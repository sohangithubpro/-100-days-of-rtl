==> flow/design.v <==
module day19 #(parameter width=4, parameter depth=4)(clk,rst,push,wdata,pop,rdata,full,empty);
  input logic clk,rst;
  input logic push;
  input logic [width-1:0] wdata;
  input logic pop;
  output logic [width-1:0] rdata;
  output logic full,empty;
  logic [width-1:0] mem[depth-1:0];
  logic [depth-1:0] cnt;  
  logic [depth-1:0] wptr,rptr;
  always @(posedge clk)
    begin
      if(rst)
        begin
          cnt<=0;
          wptr<=0;
          rptr<=0;
        end
      else
        begin
          if(push && !full)  
            begin
              mem[wptr]<=wdata; 
              wptr<=wptr+1;
              cnt<=cnt+1;
            end
          else if(pop && !empty)
            begin
              rdata<=mem[rptr];
              rptr<=rptr+1;
              cnt<=cnt-1;
            end
        end
    end
  assign full=(cnt==3)?1:0;
  assign empty=(cnt==0)?1:0;
endmodule
# Step by step through the tools: day19
# Tool output for the design above, in the order of the flow.
# Line numbers count from 1 in the design file above.
# Operators: Yosys type, input widths -> output width; for muxes data width and select width s.
# Not given: n/a
dict set report design {
  top_module {day19}
  clock_port {clk}
  lib {sky130hd}
  pvt_corner {tt_025C_1v80}
}

# After elaboration
# Counts by Yosys on the flattened word-level netlist (proc, flatten, opt, wreduce; memories kept). Register bits leave out memories and registers merged into their read ports (data or address). Print and check cells are left out. Cells with the same type and inputs are merged into one.
# Memory sizes are those after Yosys's memory passes, which may raise the word count (mostly to a power of two), join words into wider ones and drop unused or constant bits.
dict set report bits {
  register_bits 12
  ram_bits 16
  clocked_rd_ports_x_width 4
  memories 1
  in_bits 8
  out_inout_bits 6
  word_cells 29
}
# name words width read_ports wr line_no
set memory_table {}
lappend memory_table {mem 4 4 1 1 8} ;# logic [width-1:0] mem[depth-1:0];
dict set report classes {
  n_addsub 4
  eq_ne 1
  muxes 10
  bitwise 2
  n_reduce_logical 8
}
# op n
set op_table {}
lappend op_table {{$mux 4} 4}
lappend op_table {{$add 4x1->4 const B} 3}
lappend op_table {{$sub 4x1->4 const B} 1}
lappend op_table {{$eq 4x2->1 const B} 1}
lappend op_table {{$logic_not 4->1} 1}
lappend op_table {{$mux 2} 2}
lappend op_table {{$mux 1} 4}
lappend op_table {{$reduce_and 3->1} 1}
lappend op_table {{$logic_and 1x1->1} 2}
lappend op_table {{$not 1->1} 2}
lappend op_table {{$logic_not 1->1} 2}
lappend op_table {{$reduce_and 2->1} 1}
lappend op_table {{$reduce_bool 2->1} 1}

# Longest topological paths
# Yosys ltp: most cells in a row. Word level: on the elaborated netlist, between registers, memories and ports. Mapped: between sequential cells and ports; inverters and the memories' decode and read muxes count.
dict set report depth {
  ltp_word 6
  ABC_AREA 1
  depth_mapped 12
  ltp_nobuf 12
}

# After synthesis
# The flow's flattened synthesis, as Yosys stat reports it; memories are mapped. The netlist is that of the ABC_AREA named above (0 if unset); the other value can give another one.
# The area totals of this step are shown rounded.
dict set report mapped {
  cell_count 116
  mapped_area_um2 1260
  seqArea_um2 761
  flip_flops 28
  buffers 1
}
# cell_type n type_area_um2
set by_type {}
lappend by_type {sky130_fd_sc_hd__edfxtp_1 20 600.576}
lappend by_type {sky130_fd_sc_hd__dfxtp_1 8 160.154}
lappend by_type {sky130_fd_sc_hd__ha_1 6 75.072}
lappend by_type {sky130_fd_sc_hd__nor2_1 17 63.811}
lappend by_type {sky130_fd_sc_hd__o21ai_0 12 60.058}
lappend by_type {sky130_fd_sc_hd__inv_1 14 52.55}
lappend by_type {sky130_fd_sc_hd__a21oi_1 7 35.034}
lappend by_type {sky130_fd_sc_hd__nand2_1 9 33.782}
lappend by_type {sky130_fd_sc_hd__o22ai_1 4 25.024}
lappend by_type {sky130_fd_sc_hd__nand2_4 2 22.522}
lappend by_type {sky130_fd_sc_hd__fa_1 1 20.019}
lappend by_type {sky130_fd_sc_hd__nand2_8 1 20.019}
lappend by_type {sky130_fd_sc_hd__nand3_1 4 20.019}
lappend by_type {sky130_fd_sc_hd__nor2_4 1 11.261}
lappend by_type {sky130_fd_sc_hd__a21oi_2 1 8.758}
lappend by_type {sky130_fd_sc_hd__o21ai_2 1 8.758}
lappend by_type {sky130_fd_sc_hd__xnor2_1 1 8.758}
lappend by_type {sky130_fd_sc_hd__nand2_2 1 6.256}
# Not listed: further types 6, cells in them 6.

# Worst setup path after synthesis
# Source: OpenSTA report_checks on the synthesized netlist (no wires, ideal clock, input and output delay 20% of the period each), path of least setup slack; recovery checks are left aside. Register names are those of the netlist, which keeps one name where synthesis merged equal registers.
dict set report synth_path {
  path_kind {register to register}
  from {register cnt[0]}
  to {register cnt[3]}
  period_ps 1870
  setup_ps 115
  t_first_pin_ps 0
  t_arrival_ps 1391
  t_required_ps 1755
  slack_ps 365
  delay_ps 1506
  path_stages 12
  period_less_setup_slack_ps 1505
}
# "delay_ps" is the arrival time less input delay plus setup time.
# "path_stages": output pins that drive a net of the path, with the launching flip-flop's if there is one; two outputs of one cell count as two.
# "period_less_setup_slack_ps" = period - worst setup slack (recovery checks aside). The figure is calculated, with input and output delays left at 20% of the set period.
# Between the ends stands the longest chain of elaborated cells between them, by number of cells; it is not shown to be the way that was timed. Of several equally long chains one is given.
# A line is the first line of the expression or statement that the cell stems from. Yosys adds cells for indexed reads and writes and turns some case tables into memories.
# A register here has more assigning lines than the two given.
dict set report synth_between {
  cell_sequence {sky130_fd_sc_hd__dfxtp_1 -> sky130_fd_sc_hd__nand2_1 -> sky130_fd_sc_hd__inv_2 -> sky130_fd_sc_hd__nand2_4 -> sky130_fd_sc_hd__nand2_8 -> sky130_fd_sc_hd__ha_1 -> sky130_fd_sc_hd__nand3_1 -> sky130_fd_sc_hd__nand3_1 -> sky130_fd_sc_hd__inv_1 -> sky130_fd_sc_hd__nand2_1 -> sky130_fd_sc_hd__a21oi_1 -> sky130_fd_sc_hd__nor2_1}
  elab_chain_len 6
  cone_cells 13
  lines_between 6
  classes_between {add/sub (2); eq/ne (1); mux (4); reduce/logical (6)}
}
# element line_no
set synth_rtl {}
lappend synth_rtl {{from (decl)} 9} ;# logic [depth-1:0] cnt;
lappend synth_rtl {{from (assign)} 25} ;# cnt<=cnt+1;
lappend synth_rtl {{from (assign)} 31} ;# cnt<=cnt-1;
lappend synth_rtl {{$logic_not 4->1} 36} ;# assign empty=(cnt==0)?1:0;
lappend synth_rtl {{$mux 1} 36}
lappend synth_rtl {{$logic_not 1->1} 27} ;# else if(pop && !empty)
lappend synth_rtl {{$logic_and 1x1->1} 27}
lappend synth_rtl {{$mux 4} 27}
lappend synth_rtl {{$mux 4} 21} ;# if(push && !full)
lappend synth_rtl {{to (assign)} 25}
lappend synth_rtl {{to (assign)} 31}
lappend synth_rtl {{to (decl)} 9}

# Timing after layout
# Path of least setup slack in the final report of record 1 (OpenROAD, finished layout, wires in). Where an end is a register, its clock arrival counts in the times.
# The report prints the path's times to 10 ps; the period is as set.
dict set report layout_path {
  path_kind {register to output}
  from {register cnt[0]}
  to {output port full}
  period_ps 3270
  t_first_pin_ps 330
  t_arrival_ps 1630
  t_required_ps 2620
  slack_ps 980
  path_stages 6
}
# Between the ends stands the longest chain of elaborated cells between them, by number of cells; it is not shown to be the way that was timed. Of several equally long chains one is given.
# A register here has more assigning lines than the two given.
dict set report layout_between {
  cell_sequence {sky130_fd_sc_hd__dfxtp_1 -> sky130_fd_sc_hd__nand2_1 -> sky130_fd_sc_hd__inv_2 -> sky130_fd_sc_hd__nand2_4 -> sky130_fd_sc_hd__inv_1 -> sky130_fd_sc_hd__clkdlybuf4s50_1}
  elab_chain_len 2
  cone_cells 2
  lines_between 1
  classes_between {eq/ne (1); mux (1)}
}
# element line_no
set layout_rtl {}
lappend layout_rtl {{from (decl)} 9} ;# logic [depth-1:0] cnt;
lappend layout_rtl {{from (assign)} 25} ;# cnt<=cnt+1;
lappend layout_rtl {{from (assign)} 31} ;# cnt<=cnt-1;
lappend layout_rtl {{$eq 4x2->1} 35} ;# assign full=(cnt==3)?1:0;
lappend layout_rtl {{$mux 1} 35}
lappend layout_rtl {{to (decl)} 7} ;# output logic full,empty;

Wiki page: day19 / flow data

Module day19, platform sky130hd: 2 stored runs of the flow (Yosys, OpenROAD) with differing settings, in no particular order. Input and output delays are each 20% of the period that was set; the output load is 0.01 pF.
"clock_period_reached_ps" = clock period - worst setup slack. The figure is calculated, with input and output delays left at 20% of the set period.
"worstPathTime_ps" is the time allowed to the run's worst setup path (the clock period less input and output delay, where it has them) less its slack. Clock arrival times count: a late capture clock shortens it, a late launch clock lengthens it.
By "power_total_w" is meant OpenSTA's value without simulated activity: inputs other than the clock are taken to toggle once in ten clock periods, and the tool carries that through the logic.
"worstPathTime_ps" is given in steps of 10 ps.
Measured values are rounded.

# record 1
==> flow/run.sh <==
#!/bin/bash
# the make line also repeats the synthesis and layout settings of config.mk as NAME=value (left out here)
make -C /OpenROAD-flow-scripts/flow DESIGN_CONFIG=/design/flow/config.mk WORK_HOME=/design/flow/orfs CLKGATE_MAP_FILE= finish
==> flow/config.mk <==
export PLATFORM = sky130hd
export DESIGN_NAME = day19
export DESIGN_NICKNAME = day19
export VERILOG_FILES = /design/flow/design.v
export SDC_FILE = /design/flow/constraint.sdc
export NUM_CORES = 4
export LEC_CHECK = 0
export ABC_AREA = 1
export CAP_MARGIN = 25
export CELL_PAD_IN_SITES_DETAIL_PLACEMENT = 0
export CORE_ASPECT_RATIO = 1.3
export CORE_MARGIN = 2
export CORE_UTILIZATION = 69
export CTS_CLUSTER_DIAMETER = 20
export GPL_TIMING_DRIVEN = 1
export HOLD_SLACK_MARGIN = -0.07
export MAX_ROUTING_LAYER = met5
export MIN_ROUTING_LAYER = met1
export PLACE_DENSITY_LB_ADDON = 0.09
export SLEW_MARGIN = 20
==> flow/constraint.sdc <==
create_clock -name core_clock -period 3.27 [get_ports {clk}]
set_input_delay 0.6540 -clock core_clock [delete_from_list [all_inputs] [get_ports {clk}]]
set_output_delay 0.6540 -clock core_clock [all_outputs]
set_load 0.01 [all_outputs]

==> record 1: results <==
yosys_chip_area_um2=1260
design_die_area_um2=2190
layout_utilization_pct=86.0
timing.setup.ws_ps=984
setup_tns_ps=0
ws_hold_ps=549
power_total_w=0.000891
clock_period_reached_ps=2286
worstPathTime_ps=1630
worst_path_kind="register to output"

# record 2
==> flow/run.sh <==
#!/bin/bash
# the make line also repeats the synthesis and layout settings of config.mk as NAME=value (left out here)
make -C /OpenROAD-flow-scripts/flow DESIGN_CONFIG=/design/flow/config.mk WORK_HOME=/design/flow/orfs CLKGATE_MAP_FILE= finish
==> flow/config.mk <==
export PLATFORM = sky130hd
export DESIGN_NAME = day19
export DESIGN_NICKNAME = day19
export VERILOG_FILES = /design/flow/design.v
export SDC_FILE = /design/flow/constraint.sdc
export NUM_CORES = 4
export LEC_CHECK = 0
export CAP_MARGIN = 20
export CELL_PAD_IN_SITES_DETAIL_PLACEMENT = 0
export CORE_MARGIN = 2
export CORE_UTILIZATION = 38
export CTS_CLUSTER_DIAMETER = 191
export PLACE_DENSITY_LB_ADDON = 0.22
export SLEW_MARGIN = 10
export TNS_END_PERCENT = 75
==> flow/constraint.sdc <==
create_clock -name core_clock -period 3.93 [get_ports {clk}]
set_input_delay 0.7860 -clock core_clock [delete_from_list [all_inputs] [get_ports {clk}]]
set_output_delay 0.7860 -clock core_clock [all_outputs]
set_load 0.01 [all_outputs]

==> record 2: results <==
yosys_chip_area_um2=1270
design_die_area_um2=3820
layout_utilization_pct=48.0
timing.setup.ws_ps=1320
setup_tns_ps=0
ws_hold_ps=518
power_total_w=0.000819
clock_period_reached_ps=2612
worstPathTime_ps=1830
worst_path_kind="register to output"
